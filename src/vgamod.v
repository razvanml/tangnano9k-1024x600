==> flow/design.v <==
module VGAMod
(
    input                   CLK,
    input                   nRST,
    input                   PixelClk,
    output                  LCD_DE,
    output                  LCD_HSYNC,
    output                  LCD_VSYNC,
	output          [4:0]   LCD_B,
	output          [5:0]   LCD_G,
	output          [4:0]   LCD_R
);
localparam      V_BackPorch = 16'd1; 
localparam      V_Pluse 	= 16'd5; 
localparam      HightPixel  = 16'd600;
localparam      V_FrontPorch= 16'd2; 
localparam      H_BackPorch = 16'd50; 	
localparam      H_Pluse 	= 16'd1; 
localparam      WidthPixel  = 16'd1024;
localparam      H_FrontPorch= 16'd50;
localparam changeColorFrames = 16'd50;
localparam      PixelForHS  =   WidthPixel + H_BackPorch + H_FrontPorch;  	
localparam      LineForVS   =   HightPixel + V_BackPorch + V_FrontPorch;
reg [15:0] LineCount;
reg [15:0] PixelCount;
reg [4:10] colors;
    always @(  posedge PixelClk or negedge nRST  )begin
        if( !nRST ) begin
            LineCount       <=  16'b0;    
            PixelCount      <=  16'b0;
            end
        else if(  PixelCount  ==  PixelForHS ) begin
            PixelCount      <=  16'b0;
            LineCount       <=  LineCount + 1'b1;
            end
        else if(  LineCount  == LineForVS  ) begin
            LineCount       <=  16'b0;
            PixelCount      <=  16'b0;
            end
        else
            PixelCount      <=  PixelCount + 1'b1;
    end
assign  LCD_HSYNC = (( PixelCount >= H_Pluse)&&( PixelCount <= (PixelForHS-H_FrontPorch))) ? 1'b0 : 1'b1;
assign  LCD_VSYNC = ((( LineCount  >= V_Pluse )&&( LineCount  <= (LineForVS-0) )) ) ? 1'b0 : 1'b1;
assign  LCD_DE = (  ( PixelCount >= H_BackPorch )&&
                    ( PixelCount <= PixelForHS-H_FrontPorch ) &&
                    ( LineCount >= V_BackPorch ) &&
                    ( LineCount <= LineForVS-V_FrontPorch-1 ))  ? 1'b1 : 1'b0;
assign IS_BORDER = PixelCount == H_BackPorch  ||  PixelCount == H_BackPorch+ WidthPixel - 1
                || LineCount ==   V_BackPorch || LineCount == HightPixel + V_BackPorch   - 1 ;
    localparam          Colorbar_width   =   WidthPixel / 16;
    assign  LCD_B     =  IS_BORDER ? 5'b11111 :
                        ( PixelCount < ( H_BackPorch +  Colorbar_width * 0  )) ? 5'b00000 :
                        ( PixelCount < ( H_BackPorch +  Colorbar_width * 1  )) ? 5'b00001 : 
                        ( PixelCount < ( H_BackPorch +  Colorbar_width * 2  )) ? 5'b00010 :    
                        ( PixelCount < ( H_BackPorch +  Colorbar_width * 3  )) ? 5'b00100 :    
                        ( PixelCount < ( H_BackPorch +  Colorbar_width * 4  )) ? 5'b01000 :    
                        ( PixelCount < ( H_BackPorch +  Colorbar_width * 5  )) ? 5'b11111 :
                        5'b0;
    assign  LCD_G    =  IS_BORDER ? 6'b111111 :
                        ( PixelCount < ( H_BackPorch +  Colorbar_width * 6  )) ? 6'b000001: 
                        ( PixelCount < ( H_BackPorch +  Colorbar_width * 7  )) ? 6'b000010:    
                        ( PixelCount < ( H_BackPorch +  Colorbar_width * 8  )) ? 6'b000100:    
                        ( PixelCount < ( H_BackPorch +  Colorbar_width * 9  )) ? 6'b001000:    
                        ( PixelCount < ( H_BackPorch +  Colorbar_width * 10 )) ? 6'b010000:    
                        ( PixelCount < ( H_BackPorch +  Colorbar_width * 11 )) ? 6'b111111:  6'b000000;
    assign  LCD_R    =  IS_BORDER ? 5'b11111 :
                        ( PixelCount < ( H_BackPorch +  Colorbar_width * 12 )) ? 5'b00001 : 
                        ( PixelCount < ( H_BackPorch +  Colorbar_width * 13 )) ? 5'b00010 :    
                        ( PixelCount < ( H_BackPorch +  Colorbar_width * 14 )) ? 5'b00100 :    
                        ( PixelCount < ( H_BackPorch +  Colorbar_width * 15 )) ? 5'b01000 :    
                        ( PixelCount < ( H_BackPorch +  Colorbar_width * 16 )) ? 5'b11111 :  5'b00000;
endmodule
Step by step through the tools: VGAMod
Tool output for the design above, in the order of the flow.
Lines are those of the file above, counted from 1.
Operators carry their Yosys type and port widths (W data, S select, Z words).
Library cell names are shortened.
{"block": "design", "design": "VGAMod", "clock": "PixelClk", "lib": "sky130hd", "corner": "tt_025C_1v80"}

Word level
Source: Yosys, flattened and elaborated, memories not mapped. Widths are those after wreduce. Registers that Yosys merges into a memory's read port (data or address) are not register bits. Print and check cells do not count. Equal cells are merged and count once.
{"block": "bits", "reg_bits": 32, "latch_bits": 0, "ramBits": 0, "mem_bits_ro": 0, "clocked_rd_ports_x_width": 0, "memories": 0, "in_bits": 3, "out_inout_bits": 19, "elab_cells": 70}
{"block": "op_classes", "n_addsub": 2, "multipliers": 0, "div": 0, "cmp": 24, "n_eq": 6, "n_shift": 0, "n_mux": 27, "n_logic": 0, "n_reduce_logical": 9}
{"block": "ops", "cell": "$lt A16 B10 Y1 const B", "n": 8}
{"block": "ops", "cell": "$mux W5", "n": 13}
{"block": "ops", "cell": "$lt A16 B9 Y1 const B", "n": 4}
{"block": "ops", "cell": "$mux W16", "n": 4}
{"block": "ops", "cell": "$mux W6", "n": 7}
{"block": "ops", "cell": "$add A16 B1 Y16 const B", "n": 2}
{"block": "ops", "cell": "$ge A16 B1 Y1 const B", "n": 2}
{"block": "ops", "cell": "$le A16 B10 Y1 const B", "n": 2}
{"block": "ops", "cell": "$eq A16 B10 Y1 const B", "n": 2}
{"block": "ops", "cell": "$eq A16 B11 Y1 const B", "n": 2}
{"block": "ops", "cell": "$lt A16 B8 Y1 const B", "n": 2}
{"block": "ops", "cell": "$eq A16 B1 Y1 const B", "n": 1}
{"block": "ops", "cell": "$le A16 B11 Y1 const B", "n": 1}
{"block": "ops", "cell": "$lt A16 B11 Y1 const B", "n": 1}
{"block": "ops", "cell": "$ge A16 B3 Y1 const B", "n": 1}
{"block": "ops", "cell": "$ge A16 B6 Y1 const B", "n": 1}
{"block": "ops", "cell": "$lt A16 B6 Y1 const B", "n": 1}
{"block": "ops", "cell": "$eq A16 B6 Y1 const B", "n": 1}
{"block": "ops", "cell": "$lt A16 B7 Y1 const B", "n": 1}
{"block": "ops", "cell": "$logic_and A1 B1 Y1", "n": 5}
{"block": "ops", "cell": "$logic_or A1 B1 Y1", "n": 3}
{"block": "ops", "cell": "$mux W1", "n": 3}
{"block": "ops", "cell": "$reduce_bool A2 Y1", "n": 1}

Depth
Yosys ltp: most cells in a row. Word level: on the elaborated netlist, between registers, memories and ports. Mapped: between sequential cells and ports; inverters and the memories' decode and read muxes count.
{"block": "logic_depth", "depth_word": 8, "abc_area": 0, "ltp_mapped": 7, "depth_no_buf": 7}

Mapped cells and area
Yosys stat after the flow's synthesis: flattened, memories mapped to cells. It holds for the ABC_AREA given above (unset counts as 0); a run with the other value may have another netlist.
{"block": "synth_totals", "cells": 294, "mapped_area_um2": 2377.3, "ffs": 32}
{"block": "by_type", "cell_type": "dfrtp_1", "n": 32}
{"block": "by_type", "cell_type": "nor2_1", "n": 34}
{"block": "by_type", "cell_type": "nand2_1", "n": 33}
{"block": "by_type", "cell_type": "xor2_1", "n": 13}
{"block": "by_type", "cell_type": "ha_1", "n": 9}
{"block": "by_type", "cell_type": "o21ai_0", "n": 18}
{"block": "by_type", "cell_type": "xnor2_1", "n": 10}
{"block": "by_type", "cell_type": "nand3_1", "n": 17}
{"block": "by_type", "cell_type": "clkbuf_1", "n": 14}
{"block": "by_type", "cell_type": "nor4_1", "n": 8}
{"block": "by_type", "cell_type": "nand4_1", "n": 7}
{"block": "by_type", "cell_type": "and2_1", "n": 6}
{"block": "by_type", "cell_type": "and3_1", "n": 6}
{"block": "by_type", "cell_type": "or3_1", "n": 6}
{"block": "by_type", "cell_type": "a21oi_1", "n": 7}
{"block": "by_type", "cell_type": "nand4b_1", "n": 4}
{"block": "by_type", "cell_type": "nor3_1", "n": 7}
{"block": "by_type", "cell_type": "inv_1", "n": 9}
Not listed: further types 36, cells in them 54.

Path before layout
Path of least setup slack by OpenSTA after synthesis, without wires, with an ideal clock, recovery checks aside; 20% of the period is set as input and as output delay. Where synthesis merged equal registers, the netlist keeps one of their names.
{"block": "synth_path", "path_type": "reg-to-output", "startpoint": "reg PixelCount[12]", "endpoint": "out LCD_B[2]", "period_ps": 2250, "out_delay_ps": 450, "arrival_time_ps": 1954, "required_ps": 1800, "slack_ps": -154, "path_delay_ps": 1954, "path_stages": 6, "n_path_buf": 0, "synth_period_reached_ps": 2404}
"path_delay_ps" is the arrival time less input delay plus setup time.
A path that ends at an output port has no setup time.
"path_stages": output pins that drive a net of the path, with the launching flip-flop's if there is one; two outputs of one cell count as two.
"synth_period_reached_ps" = period - worst setup slack (recovery checks aside). The figure is calculated, with input and output delays left at 20% of the set period.
The rows between start and end are the longest chain of elaborated cells between them; the timing report does not say that the signal goes this way. Where chains are equally long, one stands for them.
Each line given opens the expression or statement behind the cell; cells for indexed reads and writes are added by Yosys, which also makes memories of some case tables.
At most two assigning lines are given for a register; there are more.
{"block": "synth_via", "path_cell_list": "dfrtp_1 > or4_4 > nor3_1 > nand4b_1 > a21boi_0 > o21ai_1", "elab_chain_len": 8, "cells_between": 18, "lines_between": 8, "cone_classes": "6 x compare; 2 x eq/ne; 7 x mux; 3 x reduce/logical"}
{"block": "synth_rtl", "item": "start: declaration", "line": 25, "rtl": "reg [15:0] PixelCount;"}
{"block": "synth_rtl", "item": "start: assignment", "line": 30, "rtl": "PixelCount      <=  16'b0;"}
{"block": "synth_rtl", "item": "start: assignment", "line": 41, "rtl": "PixelCount      <=  PixelCount + 1'b1;"}
{"block": "synth_rtl", "item": "$lt A16 B9 Y1", "line": 58, "rtl": "( PixelCount < ( H_BackPorch +  Colorbar_width * 5  )) ? 5'b11111 :"}
{"block": "synth_rtl", "item": "$mux W5", "line": 58}
{"block": "synth_rtl", "item": "$mux W5", "line": 57, "rtl": "( PixelCount < ( H_BackPorch +  Colorbar_width * 4  )) ? 5'b01000 :"}
{"block": "synth_rtl", "item": "$mux W5", "line": 56, "rtl": "( PixelCount < ( H_BackPorch +  Colorbar_width * 3  )) ? 5'b00100 :"}
{"block": "synth_rtl", "item": "$mux W5", "line": 55, "rtl": "( PixelCount < ( H_BackPorch +  Colorbar_width * 2  )) ? 5'b00010 :"}
{"block": "synth_rtl", "item": "$mux W5", "line": 54, "rtl": "( PixelCount < ( H_BackPorch +  Colorbar_width * 1  )) ? 5'b00001 :"}
{"block": "synth_rtl", "item": "$mux W5", "line": 53, "rtl": "( PixelCount < ( H_BackPorch +  Colorbar_width * 0  )) ? 5'b00000 :"}
{"block": "synth_rtl", "item": "$mux W5", "line": 52, "rtl": "assign  LCD_B     =  IS_BORDER ? 5'b11111 :"}
{"block": "synth_rtl", "item": "end: declaration", "line": 9, "rtl": "output [4:0] LCD_B,"}

Worst path after layout
Path of least setup slack in the final report of flow run 1 (OpenROAD, finished layout, wires in). Where an end is a register, its clock arrival counts in the times.
The path's times are printed in steps of 10 ps; the period is the one set.
{"block": "layout_path", "path_type": "reg-to-output", "startpoint": "reg PixelCount[13]", "endpoint": "out LCD_B[2]", "period_ps": 1980, "out_delay_ps": 400, "arrival_time_ps": 2310, "required_ps": 1580, "slack_ps": -730, "path_stages": 9, "n_path_buf": 3}
The rows between start and end are the longest chain of elaborated cells between them; the timing report does not say that the signal goes this way. Where chains are equally long, one stands for them.
At most two assigning lines are given for a register; there are more.
{"block": "layout_via", "path_cell_list": "dfrtp_2 > buf_6 > or4_4 > buf_6 > nor3_4 > nand4b_1 > a21boi_2 > o21ai_1 > buf_2", "elab_chain_len": 8, "cells_between": 18, "lines_between": 8, "cone_classes": "6 x compare; 2 x eq/ne; 7 x mux; 3 x reduce/logical"}
{"block": "layout_rtl", "item": "start: declaration", "line": 25, "rtl": "reg [15:0] PixelCount;"}
{"block": "layout_rtl", "item": "start: assignment", "line": 30, "rtl": "PixelCount      <=  16'b0;"}
{"block": "layout_rtl", "item": "start: assignment", "line": 41, "rtl": "PixelCount      <=  PixelCount + 1'b1;"}
{"block": "layout_rtl", "item": "$lt A16 B9 Y1", "line": 58, "rtl": "( PixelCount < ( H_BackPorch +  Colorbar_width * 5  )) ? 5'b11111 :"}
{"block": "layout_rtl", "item": "$mux W5", "line": 58}
{"block": "layout_rtl", "item": "$mux W5", "line": 57, "rtl": "( PixelCount < ( H_BackPorch +  Colorbar_width * 4  )) ? 5'b01000 :"}
{"block": "layout_rtl", "item": "$mux W5", "line": 56, "rtl": "( PixelCount < ( H_BackPorch +  Colorbar_width * 3  )) ? 5'b00100 :"}
{"block": "layout_rtl", "item": "$mux W5", "line": 55, "rtl": "( PixelCount < ( H_BackPorch +  Colorbar_width * 2  )) ? 5'b00010 :"}
{"block": "layout_rtl", "item": "$mux W5", "line": 54, "rtl": "( PixelCount < ( H_BackPorch +  Colorbar_width * 1  )) ? 5'b00001 :"}
{"block": "layout_rtl", "item": "$mux W5", "line": 53, "rtl": "( PixelCount < ( H_BackPorch +  Colorbar_width * 0  )) ? 5'b00000 :"}
{"block": "layout_rtl", "item": "$mux W5", "line": 52, "rtl": "assign  LCD_B     =  IS_BORDER ? 5'b11111 :"}
{"block": "layout_rtl", "item": "end: declaration", "line": 9, "rtl": "output [4:0] LCD_B,"}

Add stored flow runs of VGAMod

Measured results for VGAMod: 2 stored runs of the Yosys and OpenROAD flow on sky130hd. The settings differ; the order carries no meaning. The constraints put input and output delay at 20% of the set period each and load the outputs with 0.01 pF.
"total_power_w": no workload was simulated; the value follows from the tool's default switching activity.

{"run": "flow run 1", "settings": { "period_ns": 1.98, "CORE_UTILIZATION": 16, "PLACE_DENSITY_LB_ADDON": 0.13, "CORE_ASPECT_RATIO": 0.93, "CELL_PAD_IN_SITES_DETAIL_PLACEMENT": 2, "GPL_ROUTABILITY_DRIVEN": 0, "CTS_CLUSTER_DIAMETER": 187, "CAP_MARGIN": 10, "CORE_MARGIN": 2, "SLEW_MARGIN": 20 }, "results": { "synthArea_um2": 2377.3, "total_power_w": 0.001579, "setupTns_ps": -18779, "setup_worst_slack_ps": -730, "cell_area_final_um2": 4326.6, "design.die.area_um2": 15849.5 }}
{"run": "flow run 2", "settings": { "period_ns": 4.43, "CORE_UTILIZATION": 23, "PLACE_DENSITY": 0.5, "CORE_ASPECT_RATIO": 0.96, "CORE_MARGIN": 5, "TNS_END_PERCENT": 50, "ABC_AREA": 0, "GPL_ROUTABILITY_DRIVEN": 0, "CTS_CLUSTER_DIAMETER": 69, "CAP_MARGIN": 20, "SLEW_MARGIN": 20 }, "results": { "synthArea_um2": 2377.3, "total_power_w": 0.0005179, "setupTns_ps": 0, "setup_worst_slack_ps": 405, "cell_area_final_um2": 2786.4, "design.die.area_um2": 12469.2 }}
